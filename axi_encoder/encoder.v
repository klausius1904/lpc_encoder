==> flow/design.v <==
module lpc_encoder
(
	input wire ACLK,
	input wire ARESET_N,
	input wire[15:0] TDATA,
	input wire TVALID,
	input wire TLAST,
	input wire TUSER,
	output wire TREADY,
	output wire OUT_VALID,
	output wire OUT_LAST,
	output wire OUT_USER,
	output wire [79:0] OUT_DATA,
	input wire OUT_READY
);
	reg[7:0] src_reg[7:0], src_nxt[7:0];
	reg[7:0] pv_reg, pv_nxt;
	reg[7:0] ph_reg, ph_nxt;
	reg[2:0] cnt_reg, cnt_nxt;
	reg[79:0] encoded_reg, encoded_nxt;
	reg ready_reg, ready_nxt;
	reg out_valid_reg, out_valid_nxt;
	reg[4:0] last_reg, last_nxt;
	reg[4:0] user_reg, user_nxt;
	reg [3:0] idx;
	always@(posedge ACLK or negedge ARESET_N)begin
		if(~ARESET_N)begin
			for(idx=0; idx<8; idx=idx+1)begin
				src_reg[idx]<=0;
			end
			pv_reg<=0;
			ph_reg<=0;
			cnt_reg<=0;
			encoded_reg<=0;
			ready_reg<=1;
			out_valid_reg<=0;
			last_reg<=0;
			user_reg<=0;
		end
		else begin
			for(idx=0; idx<8; idx=idx+1)begin
				src_reg[idx]<=src_nxt[idx];
			end
			pv_reg<=pv_nxt;
			ph_reg<=ph_nxt;
			cnt_reg<=cnt_nxt;
			encoded_reg<=encoded_nxt;
			ready_reg<=ready_nxt;
			out_valid_reg<=out_valid_nxt;
			last_reg<=last_nxt;
			user_reg<=user_nxt;
		end
	end
	always@(*)begin
		for(idx=0; idx<8; idx=idx+1)begin
			src_nxt[idx]=src_reg[idx];
		end
		pv_nxt=pv_reg;
		ph_nxt=ph_reg;
		cnt_nxt=cnt_reg;
		encoded_nxt=encoded_reg;
		ready_nxt=ready_reg;
		out_valid_nxt=out_valid_reg;
		last_nxt=last_reg;
		user_nxt=user_reg;
		if(TVALID&TREADY)begin
			if(TUSER)begin
				src_nxt[0]=TDATA[15:8];
				src_nxt[1]=TDATA[7:0];
				pv_nxt[0]=^TDATA[15:8];
				pv_nxt[1]=^TDATA[7:0];
				for(idx=0; idx<8; idx=idx+1)begin
				ph_nxt[idx]=TDATA[idx]^TDATA[idx+8];
				end
				cnt_nxt=1;	
				encoded_nxt=0;
				ready_nxt=1;
				out_valid_nxt=0;
				last_nxt[0]=TLAST;
				user_nxt[0]=TUSER;
			end
			else begin
				src_nxt[2*cnt_reg]=TDATA[15:8];
				src_nxt[2*cnt_reg+1]=TDATA[7:0];
				pv_nxt[2*cnt_reg]=^TDATA[15:8];
				pv_nxt[2*cnt_reg+1]=^TDATA[7:0];	
				last_nxt[cnt_reg]=TLAST;
				user_nxt[cnt_reg]=TUSER;
				for(idx=0; idx<8; idx=idx+1)begin
					ph_nxt[idx]=ph_reg[idx]^TDATA[idx]^TDATA[idx+8];
				end
				if(cnt_reg==3)begin
					ready_nxt=0;
					out_valid_nxt=0;
				end
				cnt_nxt=cnt_reg+1;				
			end
		end
		if(cnt_reg==4)begin
			out_valid_nxt=1;
			ready_nxt=0;
			encoded_nxt={ph_reg,pv_reg,src_reg[7],src_reg[6],src_reg[5],src_reg[4],src_reg[3],src_reg[2],src_reg[1],src_reg[0]};
		end
		if(OUT_VALID&OUT_READY)begin
			cnt_nxt=0;	
			ready_nxt=1;
			for(idx=0; idx<8; idx=idx+1)begin
				src_nxt[idx]=0;
			end
			pv_nxt=0;
			ph_nxt=0;
			encoded_nxt=0;
			out_valid_nxt=0;
			last_nxt=0;
			user_nxt=0;
		end
	end
assign TREADY=ready_reg;
assign OUT_VALID=out_valid_reg;
assign OUT_DATA=encoded_reg;
assign OUT_LAST=|last_reg;
assign OUT_USER=|user_reg;
endmodule
Step by step through the tools: lpc_encoder
The steps from the RTL of lpc_encoder to its reports follow in flow order.
Lines are those of the file above, counted from 1.
Operators: Yosys type, input widths -> output width; for muxes data width and select width s.
Cell names lack the library's common part.
A cell with -- has no value.
- design top: lpc_encoder
- clock port: ACLK
- cell library: sky130hd
- timing corner: tt_025C_1v80

Elaborated design
Counts by Yosys on the flattened word-level netlist (proc, flatten, opt, wreduce). Print and check cells are left out. Cells with the same type and inputs are merged into one.
- noted flip-flop bits (word level): 175
- noted latch bits: 0
- memory bits (writable): 0
- bits in read-only memories at 0
- noted clocked read ports x word width: 0
- memories at 0
- input port bits: 22
- output and inout port bits at 84
- elaborated cells: 198
- add/sub/neg operators at 5
- $mul: 0
- divide/modulo/power cells: 0
- noted order comparisons: 0
- noted eq/ne operators: 21
- noted shift-type cells: 7
- noted multiplexer cells: 75
- bitwise logic cells at 37
- reductions and logical operators at 34
- operators by type and width (operator ; number):
    $mux 80 ; 4
    $mux 8 ; 36
    $shift 1x33->8 ; 2
    $shift 1x33->8 const A ; 2
    $pmux 8 s2 ; 4
    $reduce_or 7->1 ; 8
    $neg 4->33 ; 1
    $neg 5->33 ; 1
    $xor 1x1->1 ; 24
    $mux 1 ; 21
    $mux 5 ; 4
    $ne 3x2->1 const B ; 6
    $reduce_and 3->1 ; 6
    $and 8x8->8 ; 2
    $or 8x8->8 ; 2
    $not 8->8 ; 2
    $reduce_xor 8->1 ; 2
    $eq 3x3->1 const B ; 5
    $reduce_or 3->1 ; 4
    $shift 1x4->5 ; 2
    $reduce_and 2->1 ; 5
    $and 5x5->5 ; 2
    $or 5x5->5 ; 2
    $reduce_or 5->1 ; 2
    $eq 3x2->1 const B ; 3
    $mux 3 ; 3
    $ne 4x2->1 const B ; 2
    $mux 4 ; 2
Other operator kinds: 16; their cells: 20.

Logic depth
Longest topological path by Yosys (ltp), each cell counted once; first at word level (registers and memories cut), then after technology mapping (sequential cells cut; the memories' decode and read muxes count).
- depth after elaboration: 10
- noted ABC_AREA: 0
- mapped depth at 9
- noted mapped depth without buffers: 8

Netlist
The flow's flattened synthesis, as Yosys stat reports it; memories are mapped. The netlist is that of the ABC_AREA named above (0 if unset); the other value can give another one.
The area totals of this step are shown rounded.
- cell types (cell type ; number ; total area (um^2)):
    dfrtp_1 ; 174 ; 4.35E+03
    a22o_1 ; 80 ; 700.672
    mux2_2 ; 56 ; 630.605
    mux2i_1 ; 18 ; 180.173
    ha_1 ; 12 ; 150.144
    buf_6 ; 10 ; 112.608
    nor2_1 ; 30 ; 112.608
    xnor2_1 ; 12 ; 105.101
    nand2_1 ; 26 ; 97.594
    xor2_1 ; 10 ; 87.584
    o21ai_0 ; 16 ; 80.077
    a21oi_1 ; 14 ; 70.067
    and2_1 ; 11 ; 68.816
    a22oi_1 ; 9 ; 67.565
    clkbuf_1 ; 15 ; 56.304
    buf_2 ; 9 ; 45.043
    nand3_1 ; 8 ; 40.038
    o21ai_1 ; 8 ; 40.038
Not listed: further types 29, cells in them 57.
- noted cells in the netlist: 575
- noted chip area (Yosys): 0.0074 mm^2
- area of sequential cells: 0.0044 mm^2
- flip-flops: 175
- buffer cells at 41

Path before layout
Source: OpenSTA report_checks on the synthesized netlist (no wires, ideal clock, input and output delay 20% of the period each), path of least setup slack; recovery checks are left aside. Register names are those of the netlist, which keeps one name where synthesis merged equal registers.
- path kind: reg-to-reg
- start: register cnt_reg[0]
- end: register last_reg[4]
- period: 2.4 ns
- library setup time at 0.132 ns
- time at the first pin at 0.000 ns
- data arrival time: 2.050 ns
- noted data required time: 2.268 ns
- noted path slack: 0.219 ns
- noted path delay: 2.182 ns
- noted driving pins on the path: 10
- path buffers: 2
- synthesis period reached at 2.181 ns
"path delay" = arrival - input delay + setup time.
"driving pins on the path" counts driving pins, that of a launching flip-flop among them; a cell with two outputs on the path counts twice.
"synthesis period reached" is the clock period less the worst setup slack; recovery checks do not enter. This is arithmetic on one report: input and output delays are still those of the set period (20% each).
The rows between start and end are the longest chain of elaborated cells between them; the timing report does not say that the signal goes this way. Where chains are equally long, one stands for them.
A line is the first line of the expression or statement that the cell stems from. Yosys adds cells for indexed reads and writes and turns some case tables into memories.
- path through: dfrtp_1 > buf_6 > inv_1 > ha_1 > ha_1 > and4b_1 > clkbuf_2 > nor4b_2 > mux2i_1 > nor2_1
- length of the longest elaborated chain: 8
- noted elaborated cells on any way between the ends: 9
- classes of those cells: add/sub: 1; shift: 2; mux: 3; logic: 3
- ends and longest elaborated chain, after synthesis (element ; RTL line ; text):
    start, declared ; 19 ; reg[2:0] cnt_reg, cnt_nxt;
    start, assigned ; 33 ; cnt_reg<=0;
    start, assigned ; 46 ; cnt_reg<=cnt_nxt;
    $neg 3->4 ; 87 ; last_nxt[cnt_reg]=TLAST;
    $shift 1x4->5 ; 87 ;
    $not 5->5 ; 87 ;
    $and 5x5->5 ; 87 ;
    $or 5x5->5 ; 87 ;
    $mux 4 ; 67 ; if(TUSER)begin
    $mux 5 ; 66 ; if(TVALID&TREADY)begin
    $mux 5 ; 104 ; if(OUT_VALID&OUT_READY)begin
    end, assigned ; 37 ; last_reg<=0;
    end, assigned ; 50 ; last_reg<=last_nxt;
    end, declared ; 23 ; reg[4:0] last_reg, last_nxt;

Timing after layout
Path of least setup slack in the final report of record 1 (OpenROAD, finished layout, wires in). Where an end is a register, its clock arrival counts in the times.
- path kind: reg-to-reg
- start: register cnt_reg[0]
- end: register pv_reg[0]
- period: 1.78 ns
- library setup time at 0.15 ns
- time at the first pin at 0.44 ns
- data arrival time: 2.28 ns
- noted data required time: 2.07 ns
- noted path slack: -0.22 ns
- noted driving pins on the path: 9
- path buffers: 2
- path through: dfrtp_2 > buf_4 > buf_6 > or3_4 > inv_4 > ha_4 > nand3_4 > a2111oi_4 > a211oi_2
- ends and longest elaborated chain, after layout (element ; RTL line ; text):
    start, declared ; 19 ; reg[2:0] cnt_reg, cnt_nxt;
    start, assigned ; 33 ; cnt_reg<=0;
    start, assigned ; 46 ; cnt_reg<=cnt_nxt;
    end, assigned ; 31 ; pv_reg<=0;
    end, assigned ; 44 ; pv_reg<=pv_nxt;
    end, declared ; 17 ; reg[7:0] pv_reg, pv_nxt;
Chain of elaborated cells between the ends: none given.

--- measured runs ---
Flow measurements of lpc_encoder on sky130hd: 2 stored runs with different settings, listed in no order. Input and output delays are each 20% of the period that was set; the output load is 0.01 pF.
By "achieved period" is meant the clock period of the run minus its worst setup slack. This is arithmetic on one report: input and output delays are still those of the set period (20% each).
By "time used up by the worst setup path" is meant the share of the clock period that the worst setup path is allowed (20% is reserved at inputs, 20% at outputs), minus its slack. Clock arrival times at its registers enter into it.
By "overall power" is meant OpenSTA's value without simulated activity: inputs other than the clock are taken to toggle once in ten clock periods, and the tool carries that through the logic.
The measured numbers are rounded.

Record 1

==> flow/run.sh <==
#!/bin/bash
# the make line also repeats the synthesis and layout settings of config.mk as NAME=value (left out here)
make -C /OpenROAD-flow-scripts/flow DESIGN_CONFIG=/design/flow/config.mk WORK_HOME=/design/flow/orfs CLKGATE_MAP_FILE= finish
==> flow/config.mk <==
export PLATFORM = sky130hd
export DESIGN_NAME = lpc_encoder
export DESIGN_NICKNAME = lpc_encoder
export VERILOG_FILES = /design/flow/design.v
export SDC_FILE = /design/flow/constraint.sdc
export NUM_CORES = 4
export LEC_CHECK = 0
export CAP_MARGIN = 20
export CORE_MARGIN = 2
export CORE_UTILIZATION = 40
export SLEW_MARGIN = 20
==> flow/constraint.sdc <==
create_clock -name core_clock -period 1.78 [get_ports {ACLK}]
set_input_delay 0.3560 -clock core_clock [delete_from_list [all_inputs] [get_ports {ACLK}]]
set_output_delay 0.3560 -clock core_clock [all_outputs]
set_load 0.01 [all_outputs]

Measured in record 1:
- full die area at 0.02 mm^2
- post-layout utilization at 60%
- standard-cell area after routing at 0.011 mm^2
- achieved period: 1.995 ns
- total negative slack: -13 ns
- lowest setup slack at -0.22 ns
- chip area after synthesis (Yosys) at 0.0074 mm^2
- time used up by the worst setup path: 2.00 ns
- critical path type: reg-to-reg
- overall power: 21,000 µW

Record 2

==> flow/run.sh <==
#!/bin/bash
# the make line also repeats the synthesis and layout settings of config.mk as NAME=value (left out here)
make -C /OpenROAD-flow-scripts/flow DESIGN_CONFIG=/design/flow/config.mk WORK_HOME=/design/flow/orfs CLKGATE_MAP_FILE= finish
==> flow/config.mk <==
export PLATFORM = sky130hd
export DESIGN_NAME = lpc_encoder
export DESIGN_NICKNAME = lpc_encoder
export VERILOG_FILES = /design/flow/design.v
export SDC_FILE = /design/flow/constraint.sdc
export NUM_CORES = 4
export LEC_CHECK = 0
export CAP_MARGIN = 35
export CORE_MARGIN = 7
export CORE_UTILIZATION = 57
export CTS_CLUSTER_DIAMETER = 347
export CTS_CLUSTER_SIZE = 20
export HOLD_SLACK_MARGIN = -0.07
export MAX_ROUTING_LAYER = met5
export PLACE_DENSITY = 0.4
export SLEW_MARGIN = 20
export TNS_END_PERCENT = 25
==> flow/constraint.sdc <==
create_clock -name core_clock -period 2.59 [get_ports {ACLK}]
set_input_delay 0.5180 -clock core_clock [delete_from_list [all_inputs] [get_ports {ACLK}]]
set_output_delay 0.5180 -clock core_clock [all_outputs]
set_load 0.01 [all_outputs]

Measured in record 2:
- full die area at 0.016 mm^2
- post-layout utilization at 73%
- standard-cell area after routing at 0.0092 mm^2
- achieved period: 2.271 ns
- total negative slack: 0.000 ns
- lowest setup slack at 0.32 ns
- chip area after synthesis (Yosys) at 0.0074 mm^2
- time used up by the worst setup path: 2.27 ns
- critical path type: reg-to-reg
- overall power: 12,000 µW
--- end ---
