==> flow/design.v <==
module lpc_decoder(
			input wire ACLK,
			input wire ARESET_N,
			input wire[79:0] TDATA,
			input wire TVALID,
			output wire TREADY,
			input wire EN,
			input wire TUSER,
			input wire TLAST,
			output wire[15:0] OUT_DECODED,
			output wire OUT_VALID,
			input wire OUT_READY,
			output wire OUT_LAST,
			output wire OUT_USER
		);
	localparam RECEIVE_STATE=3'b000;
	localparam SYNDROME_STATE=3'b001;
	localparam CORRECTION_STATE=3'b010;
	localparam APPLY_STATE=3'b011;
	localparam TRANSMIT_STATE=3'b100;
	reg[79:0] data_reg, data_nxt;
	reg ready_reg, ready_nxt;
	reg valid_reg, valid_nxt;
	reg[3:0] state_reg, state_nxt;
	reg[7:0] ph_reg, ph_nxt;
	reg[7:0] pv_reg, pv_nxt;
	reg[3:0] cnt_reg, cnt_nxt;
	reg [3:0] out_last_reg, out_last_nxt;
	reg [3:0] out_user_reg, out_user_nxt;
	reg[3:0] idx;
	reg[4:0] err_pos_row_reg, err_pos_row_nxt;
	reg[4:0] err_pos_col_reg, err_pos_col_nxt;
	always@(posedge ACLK or negedge ARESET_N)begin
		if(~ARESET_N)begin
			data_reg<=0;
			ready_reg<=1;
			valid_reg<=0;
			state_reg<=RECEIVE_STATE;
			pv_reg<=0;
			ph_reg<=0;
			err_pos_row_reg<=8;
			err_pos_col_reg<=8;
			cnt_reg<=0;
			out_last_reg<=0;
			out_user_reg<=0;
		end else begin
			data_reg<=data_nxt;
			ready_reg<=ready_nxt;
			valid_reg<=valid_nxt;
			state_reg<=state_nxt;
			pv_reg<=pv_nxt;
			ph_reg<=ph_nxt;
			err_pos_row_reg<=err_pos_row_nxt;
			err_pos_col_reg<=err_pos_col_nxt;
			cnt_reg<=cnt_nxt;
			out_last_reg<=out_last_nxt;
			out_user_reg<=out_user_nxt;
		end
	end
	always@(*)begin
		data_nxt=data_reg;
		ready_nxt=ready_reg;
		valid_nxt=valid_reg;
		state_nxt=state_reg;
		pv_nxt=pv_reg;
		ph_nxt=ph_reg;
		err_pos_row_nxt=err_pos_row_reg;
		err_pos_col_nxt=err_pos_col_reg;
		cnt_nxt=cnt_reg;
		out_last_nxt=out_last_reg;
		out_user_nxt=out_user_reg;
		case(state_reg)
			RECEIVE_STATE: begin
				if(TREADY&TVALID)begin
					data_nxt=TDATA;
					out_last_nxt={TLAST, 3'b0};
					out_user_nxt={3'b0, TUSER};
					ready_nxt=0;
					valid_nxt=0;
					pv_nxt=0;
					ph_nxt=0;
					err_pos_col_nxt=8;
					err_pos_row_nxt=8;
					if(EN)begin
						state_nxt=SYNDROME_STATE;
					end else begin
						state_nxt=TRANSMIT_STATE;
						valid_nxt=1;
					end
				end
			end
			SYNDROME_STATE: begin
				for(idx=0; idx<8; idx=idx+1)begin
					pv_nxt[idx]=^data_reg[8*idx+:8];
				end
				ph_nxt[0]=data_reg[0]^data_reg[8]^data_reg[16]^data_reg[24]^data_reg[32]^data_reg[40]^data_reg[48]^data_reg[56];
				ph_nxt[1]=data_reg[1]^data_reg[9]^data_reg[17]^data_reg[25]^data_reg[33]^data_reg[41]^data_reg[49]^data_reg[57];
				ph_nxt[2]=data_reg[2]^data_reg[10]^data_reg[18]^data_reg[26]^data_reg[34]^data_reg[42]^data_reg[50]^data_reg[58];
				ph_nxt[3]=data_reg[3]^data_reg[11]^data_reg[19]^data_reg[27]^data_reg[35]^data_reg[43]^data_reg[51]^data_reg[59];
				ph_nxt[4]=data_reg[4]^data_reg[12]^data_reg[20]^data_reg[28]^data_reg[36]^data_reg[44]^data_reg[52]^data_reg[60];
				ph_nxt[5]=data_reg[5]^data_reg[13]^data_reg[21]^data_reg[29]^data_reg[37]^data_reg[45]^data_reg[53]^data_reg[61];
				ph_nxt[6]=data_reg[6]^data_reg[14]^data_reg[22]^data_reg[30]^data_reg[38]^data_reg[46]^data_reg[54]^data_reg[62];
				ph_nxt[7]=data_reg[7]^data_reg[15]^data_reg[23]^data_reg[31]^data_reg[39]^data_reg[47]^data_reg[55]^data_reg[63];
				ready_nxt=0;
				valid_nxt=0;
				state_nxt=CORRECTION_STATE;
				err_pos_col_nxt=8;
				err_pos_row_nxt=8;
			end
			CORRECTION_STATE: begin
				ready_nxt=0;
				valid_nxt=0;
				for(idx=0; idx<8; idx=idx+1)begin
					if(pv_reg[idx]!=data_reg[64+idx])begin
						err_pos_row_nxt=idx;
					end
				end
				for(idx=0; idx<8; idx=idx+1)begin
					if(ph_reg[idx]!=data_reg[72+idx])begin
						err_pos_col_nxt=idx;
					end
				end
				state_nxt=APPLY_STATE;
			end
			APPLY_STATE: 	begin
				if(err_pos_col_reg!=8 && err_pos_row_reg!=8)begin
					data_nxt[err_pos_row_reg*8+err_pos_col_reg]= ~data_reg[err_pos_row_reg*8+err_pos_col_reg];
				end
				valid_nxt=1;
				state_nxt=TRANSMIT_STATE;
			end
			TRANSMIT_STATE: begin
				if(OUT_VALID&OUT_READY)begin
					if(cnt_reg==3)begin
						valid_nxt=0;
						ready_nxt=1;
						cnt_nxt=0;
						state_nxt=RECEIVE_STATE;
						err_pos_row_nxt=8;
						err_pos_col_nxt=8;
						ph_nxt=0;
						pv_nxt=0;
						data_nxt=0;
						out_last_nxt=0;
					end else begin
						valid_nxt=1;
						ready_nxt=0;
						cnt_nxt=cnt_reg+1;
						state_nxt=TRANSMIT_STATE;
						data_nxt=data_reg>>16;
						out_last_nxt=out_last_reg>>1;
						out_user_nxt=out_user_reg>>1;
					end
				end
			end
		endcase
	end
assign TREADY=ready_reg;
assign OUT_VALID=valid_reg;
assign OUT_DECODED= {data_reg[7:0],data_reg[15:8]};
assign OUT_LAST = out_last_reg[0];
assign OUT_USER = out_user_reg[0];
endmodule
Reports on lpc_decoder
The steps from the RTL of lpc_decoder to its reports follow in flow order.
Line numbers count from 1 in the design file above.
Operators: Yosys type, input widths -> output width; for muxes data width and select width s.
Library cell names are shortened.
The mark - stands for no value.
- top module: lpc_decoder
- clock port: ACLK
- standard-cell library: sky130hd
- corner: tt_025C_1v80

Elaborated design
Yosys after proc, flatten, opt, wreduce and memory -nomap, before mapping. Memory bits, and registers merged into a memory's read port (data or address), are not among the register bits. Print and check cells are not counted. Equal cells are merged and count once.
- noted cells after elaboration: 205
- noted latch bits: 0
- input port bits at 87
- clocked read ports x word width at 0
- RAM bits at 0
- output and inout bits: 20
- noted memory bits (read-only): 0
- bits in registers: 124
- noted memory cells: 0
- multiply operators at 0
- reduce/logical cells: 28
- equality and inequality tests: 30
- $add $sub $neg at 3
- noted div/mod/pow operators: 0
- noted magnitude comparators: 0
- bitwise logic cells: 62
- mux-type cells: 68
- shifts and indexed selects: 3
- operators with widths (cell ; count):
    $pmux 80 s3 ; 1
    $mux 80 ; 3
    $mux 5 ; 19
    $shift 1x33->80 ; 1
    $shift 1x33->80 const A ; 1
    $shiftx 80x10->1 ; 1
    $and 80x80->80 ; 1
    $or 80x80->80 ; 1
    $not 80->80 ; 1
    $reduce_xor 8->1 ; 8
    $mux 64 ; 1
    $xor 1x1->1 ; 56
    $pmux 1 s3 ; 17
    $pmux 5 s4 ; 2
    $neg 9->33 ; 1
    $mux 4 ; 8
    $mux 8 ; 3
    $pmux 4 s5 ; 1
    $ne 9x9->1 const B ; 2
    $ne 1x1->1 ; 16
    $pmux 4 s2 ; 2
    $reduce_and 3->1 ; 4
    $eq 4x2->1 const B ; 3
    $reduce_and 4->1 ; 3
    $ne 2x2->1 const B ; 5
    $ne 5x4->1 const B ; 2
    $reduce_and 5->1 ; 2
    $reduce_bool 3->1 ; 3
Not listed: further kinds 16, cells in them 26.

Longest topological paths
Depth = most cells in a row (Yosys ltp): at word level without a register or memory, in the mapped netlist without a sequential cell, where the memories' decode and read muxes count.
- depth in word-level cells at 10
- noted ABC_AREA: 0
- depth in mapped cells: 17
- noted gate-level depth less buffers: 14

Synthesis result
Yosys stat after the flow's synthesis: flattened, memories mapped to cells. It holds for the ABC_AREA given above (unset counts as 0); a run with the other value may have another netlist.
The area totals of this step are shown rounded.
- cells by type (cell ; count ; area in all (µm²)):
    dfrtp_1 ; 116 ; 2.9E+03
    xnor2_1 ; 113 ; 989.699
    nor2_1 ; 136 ; 510.49
    a221oi_1 ; 48 ; 420.403
    mux2i_1 ; 33 ; 330.317
    nand2_1 ; 88 ; 330.317
    clkbuf_1 ; 84 ; 315.302
    a21oi_1 ; 52 ; 260.25
    a311o_1 ; 20 ; 200.192
    xor2_1 ; 22 ; 192.685
    a22oi_1 ; 25 ; 187.68
    a22o_1 ; 20 ; 175.168
    o311ai_1 ; 20 ; 175.168
    o211ai_1 ; 22 ; 165.158
    a31oi_1 ; 25 ; 156.4
    buf_4 ; 19 ; 142.637
    mux4_2 ; 6 ; 135.13
    o21ai_1 ; 27 ; 135.13
Not listed: further types 60, cells in them 245.
- sequential part of the area: 0.003 mm²
- standard cells after synthesis at 1121
- mapped flip-flops: 120
- buffers at 128
- cell area after synthesis at 0.0096 mm²

Timing after synthesis
OpenSTA on the mapped netlist: ideal clock, no wires. The path of least setup slack (recovery checks aside). Input and output delay are each 20% of the period. Register names are those of the netlist, which keeps one name where synthesis merged equal registers.
- path type: reg-to-reg
- from: reg err_pos_col_reg[3]
- to: reg data_reg[49]
- data required time: 3.834 ns
- time at the first pin: 0.000 ns
- setup slack: 0.300 ns
- setup time at 0.126 ns
- delay of the path at 3.659 ns
- noted data arrival time: 3.533 ns
- path buffers at 3
- clock period: 3.96 ns
- noted driving pins on the path: 16
- noted synthesis period reached: 3.66 ns
"delay of the path" = arrival - input delay + setup time.
"driving pins on the path" counts driving pins, that of a launching flip-flop among them; a cell with two outputs on the path counts twice.
"synthesis period reached" is the clock period less the worst setup slack; recovery checks do not enter. This is arithmetic on one report: input and output delays are still those of the set period (20% each).
The rows between start and end are the longest chain of elaborated cells between them; the timing report does not say that the signal goes this way. Where chains are equally long, one stands for them.
A line is the first line of the expression or statement that the cell stems from. Yosys adds cells for indexed reads and writes and turns some case tables into memories.
- path through: dfstp_2 -> ha_1 -> ha_1 -> buf_4 -> or4_1 -> nor2_1 -> o21a_1 -> ha_1 -> clkbuf_1 -> inv_1 -> a211oi_1 -> a32o_1 -> buf_2 -> nor2b_1 -> a21oi_1 -> a311o_1
- noted length of the longest elaborated chain: 8
- elaborated cells on any way between the ends: 15
- noted RTL lines with such cells: 3
- those cells by class: 2 x add/sub; 2 x eq/ne; 3 x shift; 2 x mux; 4 x logic; 2 x reduce/logical
- ends and longest elaborated chain, post-synthesis (what ; RTL line ; text):
    start: declaration ; 32 ; reg[4:0] err_pos_col_reg, err_pos_col_nxt;
    start: assignment ; 42 ; err_pos_col_reg<=8;
    start: assignment ; 54 ; err_pos_col_reg<=err_pos_col_nxt;
    $add 8x5->9 ; 127 ; data_nxt[err_pos_row_reg*8+err_pos_col_reg]= ~data_reg[err_pos_row_reg*8+err_pos_col_reg];
    $neg 9->33 ; 127 ;
    $shift 1x33->80 ; 127 ;
    $not 80->80 ; 127 ;
    $and 80x80->80 ; 127 ;
    $or 80x80->80 ; 127 ;
    $mux 80 ; 126 ; if(err_pos_col_reg!=8 && err_pos_row_reg!=8)begin
    $pmux 80 s3 ; 72 ; case(state_reg)
    end: assignment ; 35 ; data_reg<=0;
    end: assignment ; 47 ; data_reg<=data_nxt;
    end: declaration ; 21 ; reg[79:0] data_reg, data_nxt;

lpc_decoder through Yosys and OpenROAD on sky130hd: 2 stored runs, unordered, with their settings. The constraints put input and output delay at 20% of the set period each and load the outputs with 0.01 pF.

Run 1
Settings were period_ns = 3.26; CORE_UTILIZATION = 42; PLACE_DENSITY_LB_ADDON = 0.15; CELL_PAD_IN_SITES_DETAIL_PLACEMENT = 2; GPL_ROUTABILITY_DRIVEN = 0; CTS_CLUSTER_SIZE = 46; CAP_MARGIN = 5; SLEW_MARGIN = 30; MAX_ROUTING_LAYER = met4; CORE_MARGIN = 2
- incomplete, routing halted on ODB-0269

Run 2
Settings were period_ns = 4.4; CORE_UTILIZATION = 45; SETUP_SLACK_MARGIN = 0.4; PLACE_DENSITY_LB_ADDON = 0.01; HOLD_SLACK_MARGIN = 0.1; CORE_MARGIN = 10; CELL_PAD_IN_SITES_GLOBAL_PLACEMENT = 3; GPL_TIMING_DRIVEN = 0; SLEW_MARGIN = 0; MAX_ROUTING_LAYER = met4; CAP_MARGIN = 20
- incomplete, placement halted on FLW-0024
