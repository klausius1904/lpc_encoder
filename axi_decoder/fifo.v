==> flow/design.v <==
module synchronous_fifo #(parameter DEPTH=128, parameter DATA_WIDTH=16)(
input wire ACLK,
input wire ARESET_N,
input wire RD_EN,
input wire WR_EN,
input wire [DATA_WIDTH-1:0] WR_DATA,
output wire [DATA_WIDTH-1:0] RD_DATA,
output wire FIFO_EMPTY,
output wire FIFO_FULL
);
	reg[DATA_WIDTH-1:0] data_reg, data_nxt;
	reg[$clog2(DEPTH)-1:0] rd_cnt_reg, rd_cnt_nxt;
	reg[$clog2(DEPTH)-1:0] wr_cnt_reg, wr_cnt_nxt;
	reg rd_flag_reg, rd_flag_nxt;
	reg wr_flag_reg, wr_flag_nxt;
	reg[DATA_WIDTH-1:0] fifo_reg[DEPTH-1:0], fifo_nxt[DEPTH-1:0];
	reg[19:0] idx;
	always@(posedge ACLK  or negedge ARESET_N)begin
		if(~ARESET_N)begin
			data_reg <=0;
			rd_cnt_reg <= 0;
			wr_cnt_reg <= 0;
			rd_flag_reg <= 0;
			wr_flag_reg <= 0;
			for(idx=0; idx<DEPTH; idx=idx+1)begin
				fifo_reg[idx]<=0;
			end
		end else begin
			data_reg <= data_nxt;
			rd_cnt_reg <= rd_cnt_nxt;
			wr_cnt_reg <= wr_cnt_nxt;
			rd_flag_reg <= rd_flag_nxt;
			wr_flag_reg <= wr_flag_nxt;
			for(idx=0; idx<DEPTH; idx=idx+1)begin
				fifo_reg[idx]<=fifo_nxt[idx];
			end
		end
	end
	always@(*)begin
		data_nxt = data_reg;
		rd_cnt_nxt=rd_cnt_reg;
		wr_cnt_nxt=wr_cnt_reg;
		rd_flag_nxt=rd_flag_reg;
		wr_flag_nxt=wr_flag_reg;
		for(idx=0; idx<DEPTH; idx=idx+1)begin
			fifo_nxt[idx]=fifo_reg[idx];
		end
		if(WR_EN && ~FIFO_FULL)begin
			fifo_nxt[wr_cnt_reg]= WR_DATA;
			if( &wr_cnt_reg==1)begin
				wr_cnt_nxt=0;
				wr_flag_nxt=~wr_flag_reg;
			end
			else begin
				wr_cnt_nxt= wr_cnt_reg+1;
			end
		end
		if(RD_EN &&~FIFO_EMPTY)begin
			data_nxt= fifo_reg[rd_cnt_reg];
			if( &rd_cnt_reg==1)begin
				rd_cnt_nxt=0;	
				rd_flag_nxt=~rd_flag_nxt;
			end
			else begin
				rd_cnt_nxt= rd_cnt_reg+1;
			end
		end
	end
assign RD_DATA = data_reg;
assign FIFO_EMPTY = (rd_cnt_reg == wr_cnt_reg) && (rd_flag_reg == wr_flag_reg);
assign FIFO_FULL =  (rd_cnt_reg == wr_cnt_reg) && (rd_flag_reg != wr_flag_reg);
endmodule
# [Step by step through the tools: synchronous_fifo]
# The steps from the RTL of synchronous_fifo to its reports follow in flow order.
# Line numbers count from 1 in the design file above.
# Operators carry their Yosys type and port widths (W data, S select, Z words).
# Library cell names are shortened.
# A cell with n/a has no value.
[inputs] top="synchronous_fifo" clock="ACLK" library="sky130hd" pvt_corner="tt_025C_1v80"

# [Word-level counts]
# Yosys after proc, flatten, opt, wreduce and memory -nomap, before mapping. Print and check cells are not counted. Equal cells are merged and count once.
[bits] wordCells=923 output_inout_bits=18 regBits=2080 inputBits=20
[op_classes] equal=259 n_reduce_logical=266 logic=132 addsub=2 n_mux=131
[op_table] cell="$reduce_or A127 Y1" count=128
[op_table] cell="$pmux W16 S128" count=1
[op_table] cell="$mux W16" count=128
[op_table] cell="$eq A7 B7 Y1 const B" count=128
[op_table] cell="$eq A7 B6 Y1 const B" count=64
[op_table] cell="$reduce_and A2 Y1" count=130
[op_table] cell="$eq A7 B5 Y1 const B" count=32
[op_table] cell="$not A1 Y1" count=132
[op_table] cell="$eq A7 B4 Y1 const B" count=16
[op_table] cell="$eq A7 B3 Y1 const B" count=8
[op_table] cell="$eq A7 B2 Y1 const B" count=4
[op_table] cell="$add A7 B1 Y7 const B" count=2
[op_table] cell="$eq A7 B1 Y1 const B" count=2
[op_table] cell="$logic_not A7 Y1" count=2
[op_table] cell="$reduce_and A7 Y1" count=2
[op_table] cell="$mux W7" count=2
[op_table] cell="$eq A7 B7 Y1" count=1
[op_table] cell="$logic_and A1 B1 Y1" count=4
[op_table] cell="$eq A1 B1 Y1 const B" count=2
[op_table] cell="$eq A1 B1 Y1" count=1
[op_table] cell="$ne A1 B1 Y1" count=1

# [Longest topological paths]
# Yosys ltp: most cells in a row. Word level: on the elaborated netlist, between registers, memories and ports. Mapped: between sequential cells and ports; inverters and the memories' decode and read muxes count.
[depth] depth_word=5 ABC_AREA=0 depth_mapped=17 mapped_depth_nobuf=10

# [Netlist]
# Yosys stat after the flow's synthesis: flattened, memories mapped to cells. It holds for the ABC_AREA given above (unset counts as 0); a run with the other value may have another netlist.
[mapped] stdcells=7389 mapped_area_um2=95126.2 sequential_area_um2=52049.9 ff_cells=2080 buffers=670
[types] type="dfrtp_1" count=2080 area_total_um2=5.2E+04
[types] type="mux2_2" count=2002 area_total_um2=2.25E+04
[types] type="a22oi_1" count=875 area_total_um2=6568.8
[types] type="clkbuf_1" count=512 area_total_um2=1.92E+03
[types] type="nand4_1" count=173 area_total_um2=1.08E+03
[types] type="nand2_1" count=280 area_total_um2=1.05E+03
[types] type="nor2_1" count=234 area_total_um2=878.342
[types] type="buf_2" count=115 area_total_um2=575.552
[types] type="and3_1" count=85 area_total_um2=531.76
[types] type="nand3_1" count=91 area_total_um2=455.437
[types] type="nor4_1" count=68 area_total_um2=425.408
[types] type="nor3_1" count=80 area_total_um2=400.384
[types] type="mux2_1" count=33 area_total_um2=371.606
[types] type="o21ai_0" count=64 area_total_um2=320.307
[types] type="a22o_1" count=35 area_total_um2=306.544
[types] type="mux2_4" count=20 area_total_um2=300.288
[types] type="a21oi_1" count=56 area_total_um2=280.269
[types] type="a221oi_1" count=27 area_total_um2=236.477
# Other cell types: 89; their cells: 559.

# [Path before layout]
# Source: OpenSTA report_checks on the synthesized netlist (no wires, ideal clock, input and output delay 20% of the period each), path of least setup slack; recovery checks are left aside. Register names are those of the netlist, which keeps one name where synthesis merged equal registers.
[synth_path] kind="reg-to-reg" start="reg wr_cnt_reg[0]" end="reg fifo_reg[86][10]" t_required_ns=5.325 n_path_buf=5 setup_ns=0.125 clock_period_ns=5.45 stages=16 arrival_time_ns=3.991 launch_ns=0.000 path_delay_ns=4.116 setup_slack_ns=1.334 synth_period_reached_ns=4.116
# "path_delay_ns" is the arrival time less input delay plus setup time.
# "stages": output pins that drive a net of the path, with the launching flip-flop's if there is one; two outputs of one cell count as two.
# "synth_period_reached_ns" = period - worst setup slack (recovery checks aside). The figure is calculated, with input and output delays left at 20% of the set period.
# Between the ends stands the longest chain of elaborated cells between them, by number of cells; it is not shown to be the way that was timed. Of several equally long chains one is given.
# Each line given opens the expression or statement behind the cell; cells for indexed reads and writes are added by Yosys, which also makes memories of some case tables.
[synth_via] path_cell_list="dfrtp_1 > inv_1 > ha_1 > buf_2 > mux2_2 > a32o_1 > buf_2 > or2_1 > buf_2 > nor4b_4 > and3_1 > buf_2 > nand3_1 > a2111oi_4 > buf_4 > mux2_2" elab_chain_len=5 cone_cells=136 classes_between="eq/ne: 128; mux: 1; logic: 2; reduce/logical: 5"
[synth_rtl] element="from (decl)" line_no=13 text="reg[$clog2(DEPTH)-1:0] wr_cnt_reg, wr_cnt_nxt;"
[synth_rtl] element="from (assign)" line_no=22 text="wr_cnt_reg <= 0;"
[synth_rtl] element="from (assign)" line_no=31 text="wr_cnt_reg <= wr_cnt_nxt;"
[synth_rtl] element="$eq A7 B7 Y1" line_no=71 text="assign FIFO_FULL =  (rd_cnt_reg == wr_cnt_reg) && (rd_flag_reg != wr_flag_reg);"
[synth_rtl] element="$logic_and A1 B1 Y1" line_no=71
[synth_rtl] element="$not A1 Y1" line_no=48 text="if(WR_EN && ~FIFO_FULL)begin"
[synth_rtl] element="$logic_and A1 B1 Y1" line_no=48
[synth_rtl] element="$reduce_and A2 Y1"
[synth_rtl] element="to (assign)" line_no=26 text="fifo_reg[idx]<=0;"
[synth_rtl] element="to (assign)" line_no=35 text="fifo_reg[idx]<=fifo_nxt[idx];"
[synth_rtl] element="to (decl)" line_no=16 text="reg[DATA_WIDTH-1:0] fifo_reg[DEPTH-1:0], fifo_nxt[DEPTH-1:0];"

# [Path in the finished layout]
# From the final timing report of record 2: the path of least setup slack in the routed layout; clock arrival at registers is part of the times.
[layout_path] kind="reg-to-reg" start="reg rd_cnt_reg[0]" end="reg data_reg[8]" arrival_time_ns=6.70 stages=14 setup_slack_ns=1.31 clock_period_ns=7.21 setup_ns=0.14 t_required_ns=8.01 launch_ns=0.94 n_path_buf=3
# Between the ends stands the longest chain of elaborated cells between them, by number of cells; it is not shown to be the way that was timed. Of several equally long chains one is given.
[layout_via] path_cell_list="dfrtp_1 > inv_1 > ha_1 > nand2_2 > buf_4 > nor2_2 > a22oi_1 > nand4_1 > nor3_4 > nand4_1 > buf_4 > o21ai_0 > buf_4 > o211ai_1" elab_chain_len=4 cone_cells=133 classes_between="eq/ne: 128; mux: 1; logic: 1; reduce/logical: 3"
[layout_rtl] element="from (decl)" line_no=12 text="reg[$clog2(DEPTH)-1:0] rd_cnt_reg, rd_cnt_nxt;"
[layout_rtl] element="from (assign)" line_no=21 text="rd_cnt_reg <= 0;"
[layout_rtl] element="from (assign)" line_no=30 text="rd_cnt_reg <= rd_cnt_nxt;"
[layout_rtl] element="$eq A7 B7 Y1" line_no=70 text="assign FIFO_EMPTY = (rd_cnt_reg == wr_cnt_reg) && (rd_flag_reg == wr_flag_reg);"
[layout_rtl] element="$logic_and A1 B1 Y1" line_no=70
[layout_rtl] element="$not A1 Y1" line_no=58 text="if(RD_EN &&~FIFO_EMPTY)begin"
[layout_rtl] element="$logic_and A1 B1 Y1" line_no=58
[layout_rtl] element="to (assign)" line_no=20 text="data_reg <=0;"
[layout_rtl] element="to (assign)" line_no=29 text="data_reg <= data_nxt;"
[layout_rtl] element="to (decl)" line_no=11 text="reg[DATA_WIDTH-1:0] data_reg, data_nxt;"

# Design synchronous_fifo on sky130hd. What follows are 2 stored runs of the flow, each under its own settings; their order means nothing. The constraints put input and output delay at 20% of the set period each and load the outputs with 0.01 pF.
# "clock_period_reached_ns" is the run's clock period less its worst setup slack. It is reckoned from that one timing run; input and output delays stay at 20% of the period that was set.
# "worst_path_allowed_less_slack_ns" means the part of the period allowed to the worst setup path (the constraints hold back 20% at inputs and 20% at outputs) less its slack; where the path has registers, the arrival times of their clocks count too.
# "totalPower_w" rests on the timing tool's default activity at the inputs, not on a simulated workload.
run="record 1" settings period_ns=3.16 CORE_UTILIZATION=54 SETUP_SLACK_MARGIN=0.38 PLACE_DENSITY_LB_ADDON=0.13 CELL_PAD_IN_SITES_DETAIL_PLACEMENT=2 TNS_END_PERCENT=55 ABC_AREA=0 GPL_TIMING_DRIVEN=1 CAP_MARGIN=35 MAX_ROUTING_LAYER="met5" CORE_MARGIN=2 SLEW_MARGIN=20
run="record 1" outcome="did not finish, placement stopped with DPL-0033"
run="record 2" settings period_ns=7.21 CORE_UTILIZATION=37 SETUP_SLACK_MARGIN=1.2 PLACE_DENSITY_LB_ADDON=0.01 HOLD_SLACK_MARGIN=-0.06 GPL_TIMING_DRIVEN=1 CAP_MARGIN=35 CORE_MARGIN=2 SLEW_MARGIN=20
run="record 2" results yosys.chip_area_um2=95126.2 fin_ws_ns=1.311 setup_tns_ns=0.000 die_area_um2=261172.0 worst_hold_slack_ns=0.485 worst_path_allowed_less_slack_ns=5.90 critical_path_kind="reg-to-reg" cell_area_final_um2=111864.0 totalPower_w=0.073388 layout_utilization_pct=43.7 clock_period_reached_ns=5.899
